==> flow/design.v <==
module ysyx_24110006_RegisterFile #(ADDR_WIDTH = 5, DATA_WIDTH = 32) (
  input i_clock,
  input i_reset,
  input [DATA_WIDTH-1:0] i_wdata,
  input [ADDR_WIDTH-1:0] i_waddr,
  input [ADDR_WIDTH-1:0] i_raddr1,
  input [ADDR_WIDTH-1:0] i_raddr2,
  input i_wen,
  output [DATA_WIDTH-1:0] o_rdata1,
  output [DATA_WIDTH-1:0] o_rdata2,
  input i_valid,
  output reg o_valid
);
  reg [DATA_WIDTH-1:0] rf [2**4-1:0];
  always @(posedge i_clock) begin
    if (i_valid && i_wen && i_waddr != 0) rf[i_waddr[3:0]] <= i_wdata;
  end
  always@(posedge i_clock)begin
    if(i_reset) o_valid <= 0;
    else if(i_valid) o_valid <= 1;
    else if(o_valid) o_valid <= 0;
  end
  wire [31:0] rdata1_low = {({32{i_raddr1[3:0] == 'd1}} & rf[1]) |
                    ({32{i_raddr1[3:0] == 'd2}} & rf[2]) |
                    ({32{i_raddr1[3:0] == 'd3}} & rf[3]) |
                    ({32{i_raddr1[3:0] == 'd4}} & rf[4]) |
                    ({32{i_raddr1[3:0] == 'd5}} & rf[5]) |
                    ({32{i_raddr1[3:0] == 'd6}} & rf[6]) |
                    ({32{i_raddr1[3:0] == 'd7}} & rf[7]) 
                    };
  wire [31:0] rdata1_high = {({32{i_raddr1[3:0] == 'd8}} & rf[8]) |
                     ({32{i_raddr1[3:0] == 'd9 }} & rf[9]) |
                     ({32{i_raddr1[3:0] == 'd10}} & rf[10]) |
                     ({32{i_raddr1[3:0] == 'd11}} & rf[11]) |
                     ({32{i_raddr1[3:0] == 'd12}} & rf[12]) |
                     ({32{i_raddr1[3:0] == 'd13}} & rf[13]) |
                     ({32{i_raddr1[3:0] == 'd14}} & rf[14]) |
                     ({32{i_raddr1[3:0] == 'd15}} & rf[15])
                     };
  wire [31:0] rdata2_low = {({32{i_raddr2[3:0] == 'd1}} & rf[1]) |
                    ({32{i_raddr2[3:0] == 'd2}} & rf[2]) |
                    ({32{i_raddr2[3:0] == 'd3}} & rf[3]) |
                    ({32{i_raddr2[3:0] == 'd4}} & rf[4]) |
                    ({32{i_raddr2[3:0] == 'd5}} & rf[5]) |
                    ({32{i_raddr2[3:0] == 'd6}} & rf[6]) |
                    ({32{i_raddr2[3:0] == 'd7}} & rf[7])
                    };
  wire [31:0] rdata2_high = {({32{i_raddr2[3:0] == 'd8}} & rf[8]) |
                     ({32{i_raddr2[3:0] == 'd9 }} & rf[9]) |
                     ({32{i_raddr2[3:0] == 'd10}} & rf[10]) |
                     ({32{i_raddr2[3:0] == 'd11}} & rf[11]) |
                     ({32{i_raddr2[3:0] == 'd12}} & rf[12]) |
                     ({32{i_raddr2[3:0] == 'd13}} & rf[13]) |
                     ({32{i_raddr2[3:0] == 'd14}} & rf[14]) |
                     ({32{i_raddr2[3:0] == 'd15}} & rf[15])
                     };
  assign o_rdata1 = i_raddr1[3] ? rdata1_high : rdata1_low;
  assign o_rdata2 = i_raddr2[3] ? rdata2_high : rdata2_low;
endmodule
Step by step through the tools: ysyx_24110006_RegisterFile
Tool output for the design above, in the order of the flow.
Line numbers count from 1 in the design file above.
Operators carry their Yosys type and port widths (W data, S select, Z words).
Library cell names are shortened.
{"block": "inputs", "top_module": "ysyx_24110006_RegisterFile", "clock_port": "i_clock", "library": "sky130hd", "pvt_corner": "tt_025C_1v80"}

Word-level counts
Source: Yosys, flattened and elaborated, memories not mapped. Widths are those after wreduce; folded enables and synchronous resets count as part of the registers. Registers that Yosys merges into a memory's read port (data or address) are not register bits. Print and check cells do not count. Equal cells are merged and count once.
Yosys's memory passes give these memory sizes; they may raise the number of words (mostly to a power of two), join words into wider ones and drop unused or constant bits.
{"block": "bits", "regBits": 1, "ram_bits": 512, "memories": 1, "in_bits": 51, "out_inout_bits": 65, "wordCells": 97}
{"block": "classes", "eq_ne": 30, "n_mux": 6, "n_logic": 56, "n_reduce_logical": 3}
{"block": "mem_list", "memory": "rf", "words": 16, "word_bits": 32, "line": 14, "text": "reg [DATA_WIDTH-1:0] rf [2**4-1:0];"}
{"block": "ops", "cell": "$and A32 B32 Y32", "count": 30}
{"block": "ops", "cell": "$or A32 B32 Y32", "count": 26}
{"block": "ops", "cell": "$mux W32", "count": 3}
{"block": "ops", "cell": "$eq A4 B4 Y1 const B", "count": 16}
{"block": "ops", "cell": "$eq A4 B3 Y1 const B", "count": 8}
{"block": "ops", "cell": "$eq A4 B2 Y1 const B", "count": 4}
{"block": "ops", "cell": "$eq A4 B1 Y1 const B", "count": 2}
{"block": "ops", "cell": "$reduce_bool A5 Y1", "count": 1}
{"block": "ops", "cell": "$mux W4", "count": 1}
{"block": "ops", "cell": "$logic_and A1 B1 Y1", "count": 2}
{"block": "ops", "cell": "$mux W1", "count": 2}

Depth
Longest topological path by Yosys (ltp), each cell counted once; first at word level (registers and memories cut), then after technology mapping (sequential cells cut; the memories' decode and read muxes count).
{"block": "depth", "word_depth": 10, "ABC_AREA": 0, "ltp_mapped": 9, "depth_no_buf": 5}

Netlist
Yosys stat after the flow's synthesis: flattened, memories mapped to cells. It holds for the ABC_AREA given above (unset counts as 0); a run with the other value may have another netlist.
{"block": "mapped", "mapped_cells": 1631, "yosys_area_mm2": 0.0225091, "ff_cells": 481, "buffers": 145}
{"block": "types", "cell": "edfxtp_1", "count": 480, "area_total_um2": 1.44E+04}
{"block": "types", "cell": "mux2i_1", "count": 114, "area_total_um2": 1.14E+03}
{"block": "types", "cell": "mux2_2", "count": 89, "area_total_um2": 1E+03}
{"block": "types", "cell": "a221oi_1", "count": 71, "area_total_um2": 621.846}
{"block": "types", "cell": "a22o_1", "count": 67, "area_total_um2": 586.813}
{"block": "types", "cell": "a22oi_1", "count": 77, "area_total_um2": 578.054}
{"block": "types", "cell": "a21oi_1", "count": 84, "area_total_um2": 420.403}
{"block": "types", "cell": "nand2_1", "count": 107, "area_total_um2": 401.635}
{"block": "types", "cell": "nor2_1", "count": 90, "area_total_um2": 337.824}
{"block": "types", "cell": "clkbuf_1", "count": 75, "area_total_um2": 281.52}
{"block": "types", "cell": "buf_2", "count": 46, "area_total_um2": 230.221}
{"block": "types", "cell": "o21ai_0", "count": 40, "area_total_um2": 200.192}
{"block": "types", "cell": "a211oi_1", "count": 23, "area_total_um2": 172.666}
{"block": "types", "cell": "a32oi_1", "count": 18, "area_total_um2": 157.651}
{"block": "types", "cell": "a31oi_1", "count": 23, "area_total_um2": 143.888}
{"block": "types", "cell": "a221o_1", "count": 14, "area_total_um2": 140.134}
{"block": "types", "cell": "a222oi_1", "count": 14, "area_total_um2": 140.134}
{"block": "types", "cell": "a32o_1", "count": 14, "area_total_um2": 140.134}
Other cell types: 36; their cells: 185.

Timing after synthesis
OpenSTA on the mapped netlist: ideal clock, no wires. The path of least setup slack (recovery checks aside). Input and output delay are each 20% of the period. Register names are those of the netlist, which keeps one name where synthesis merged equal registers.
{"block": "synth_timing", "path_kind": "input-to-reg", "startpoint": "input i_waddr[1]", "endpoint": "memory rf[1][0]", "tclk_ns": 4.84, "setup_time_ns": 0.505, "arrival_time_ns": 4.214, "setup_slack_ns": 0.121, "delay_ns": 3.751, "stages": 2, "n_path_buf": 0, "period_less_setup_slack_ns": 4.719}
"delay_ns" is the arrival time less input delay plus setup time.
"stages" counts driving pins, that of a launching flip-flop among them; a cell with two outputs on the path counts twice.
"period_less_setup_slack_ns" = period - worst setup slack (recovery checks aside). The figure is calculated, with input and output delays left at 20% of the set period.
Between the ends stands the longest chain of elaborated cells between them, by number of cells; it is not shown to be the way that was timed. Of several equally long chains one is given.
Each line given opens the expression or statement behind the cell; cells for indexed reads and writes are added by Yosys, which also makes memories of some case tables.
Only ways into the end's enable, where the timed path ends, are counted here.
{"block": "synth_via", "path_cell_list": "nand2b_1 > nor4_1", "elab_chain_cells": 3, "cells_between": 4, "lines_between": 1}
{"block": "synth_rtl", "element": "from (decl)", "line": 5, "text": "input [ADDR_WIDTH-1:0] i_waddr,"}
{"block": "synth_rtl", "element": "$reduce_bool A5 Y1", "line": 16, "text": "if (i_valid && i_wen && i_waddr != 0) rf[i_waddr[3:0]] <= i_wdata;"}
{"block": "synth_rtl", "element": "$logic_and A1 B1 Y1", "line": 16}
{"block": "synth_rtl", "element": "$mux W4", "line": 16}
{"block": "synth_rtl", "element": "to (decl)", "line": 14, "text": "reg [DATA_WIDTH-1:0] rf [2**4-1:0];"}

Worst path after layout
Path of least setup slack in the final report of run 1 (OpenROAD, finished layout, wires in). Where an end is a register, its clock arrival counts in the times.
{"block": "layout_timing", "path_kind": "input-to-output", "startpoint": "input i_raddr2[2]", "endpoint": "output o_rdata2[31]", "tclk_ns": 2.89, "arrival_time_ns": 2.28, "setup_slack_ns": 0.03, "stages": 9, "n_path_buf": 4}
Between the ends stands the longest chain of elaborated cells between them, by number of cells; it is not shown to be the way that was timed. Of several equally long chains one is given.
{"block": "layout_via", "path_cell_list": "buf_6 > nor2b_4 > buf_4 > bufbuf_16 > a22o_1 > a22o_1 > a211oi_2 > a22oi_2 > buf_4", "elab_chain_cells": 10, "cells_between": 44, "lines_between": 16}
{"block": "layout_rtl", "element": "from (decl)", "line": 7, "text": "input [ADDR_WIDTH-1:0] i_raddr2,"}
{"block": "layout_rtl", "element": "$eq A4 B4 Y1", "line": 48, "text": "wire [31:0] rdata2_high = {({32{i_raddr2[3:0] == 'd8}} & rf[8]) |"}
{"block": "layout_rtl", "element": "$and A32 B32 Y32", "line": 48}
{"block": "layout_rtl", "element": "$or A32 B32 Y32 (7 in a row)", "line": 48}
{"block": "layout_rtl", "element": "$mux W32", "line": 58, "text": "assign o_rdata2 = i_raddr2[3] ? rdata2_high : rdata2_low;"}
{"block": "layout_rtl", "element": "to (decl)", "line": 10, "text": "output [DATA_WIDTH-1:0] o_rdata2,"}

Data sheet: physical implementation of ysyx_24110006_RegisterFile

Below are 2 stored runs of the flow (Yosys, OpenROAD; platform sky130hd) on ysyx_24110006_RegisterFile, each with its settings and what was measured, unordered. Constraints: input delay and output delay 20% of the set period each, output load 0.01 pF.
"totalPower_uw" is the tool's figure for a default switching activity; nothing was simulated.

{"run": "run 1", "settings": { "period_ns": 2.89, "CAP_MARGIN": 20, "CORE_MARGIN": 2, "CORE_UTILIZATION": 40, "SLEW_MARGIN": 20 }, "results": { "final_die_area_mm2": 0.0581871, "ws_hold_ns": 0.496, "post_synth_area_mm2": 0.0225091, "totalPower_uw": 16686, "timing.setup.ws_ns": 0.034, "layout_utilization_frac": 0.532 }}
{"run": "run 2", "settings": { "period_ns": 6.47, "CORE_UTILIZATION": 63, "PLACE_DENSITY": 0.68, "CORE_MARGIN": 5, "CELL_PAD_IN_SITES_GLOBAL_PLACEMENT": 2, "CELL_PAD_IN_SITES_DETAIL_PLACEMENT": 1, "TNS_END_PERCENT": 30, "CTS_CLUSTER_DIAMETER": 263, "SLEW_MARGIN": 5, "CAP_MARGIN": 20 }, "results": { "final_die_area_mm2": 0.039609, "ws_hold_ns": 1.296, "post_synth_area_mm2": 0.0225091, "totalPower_uw": 7387, "timing.setup.ws_ns": 0.539, "layout_utilization_frac": 0.736 }}
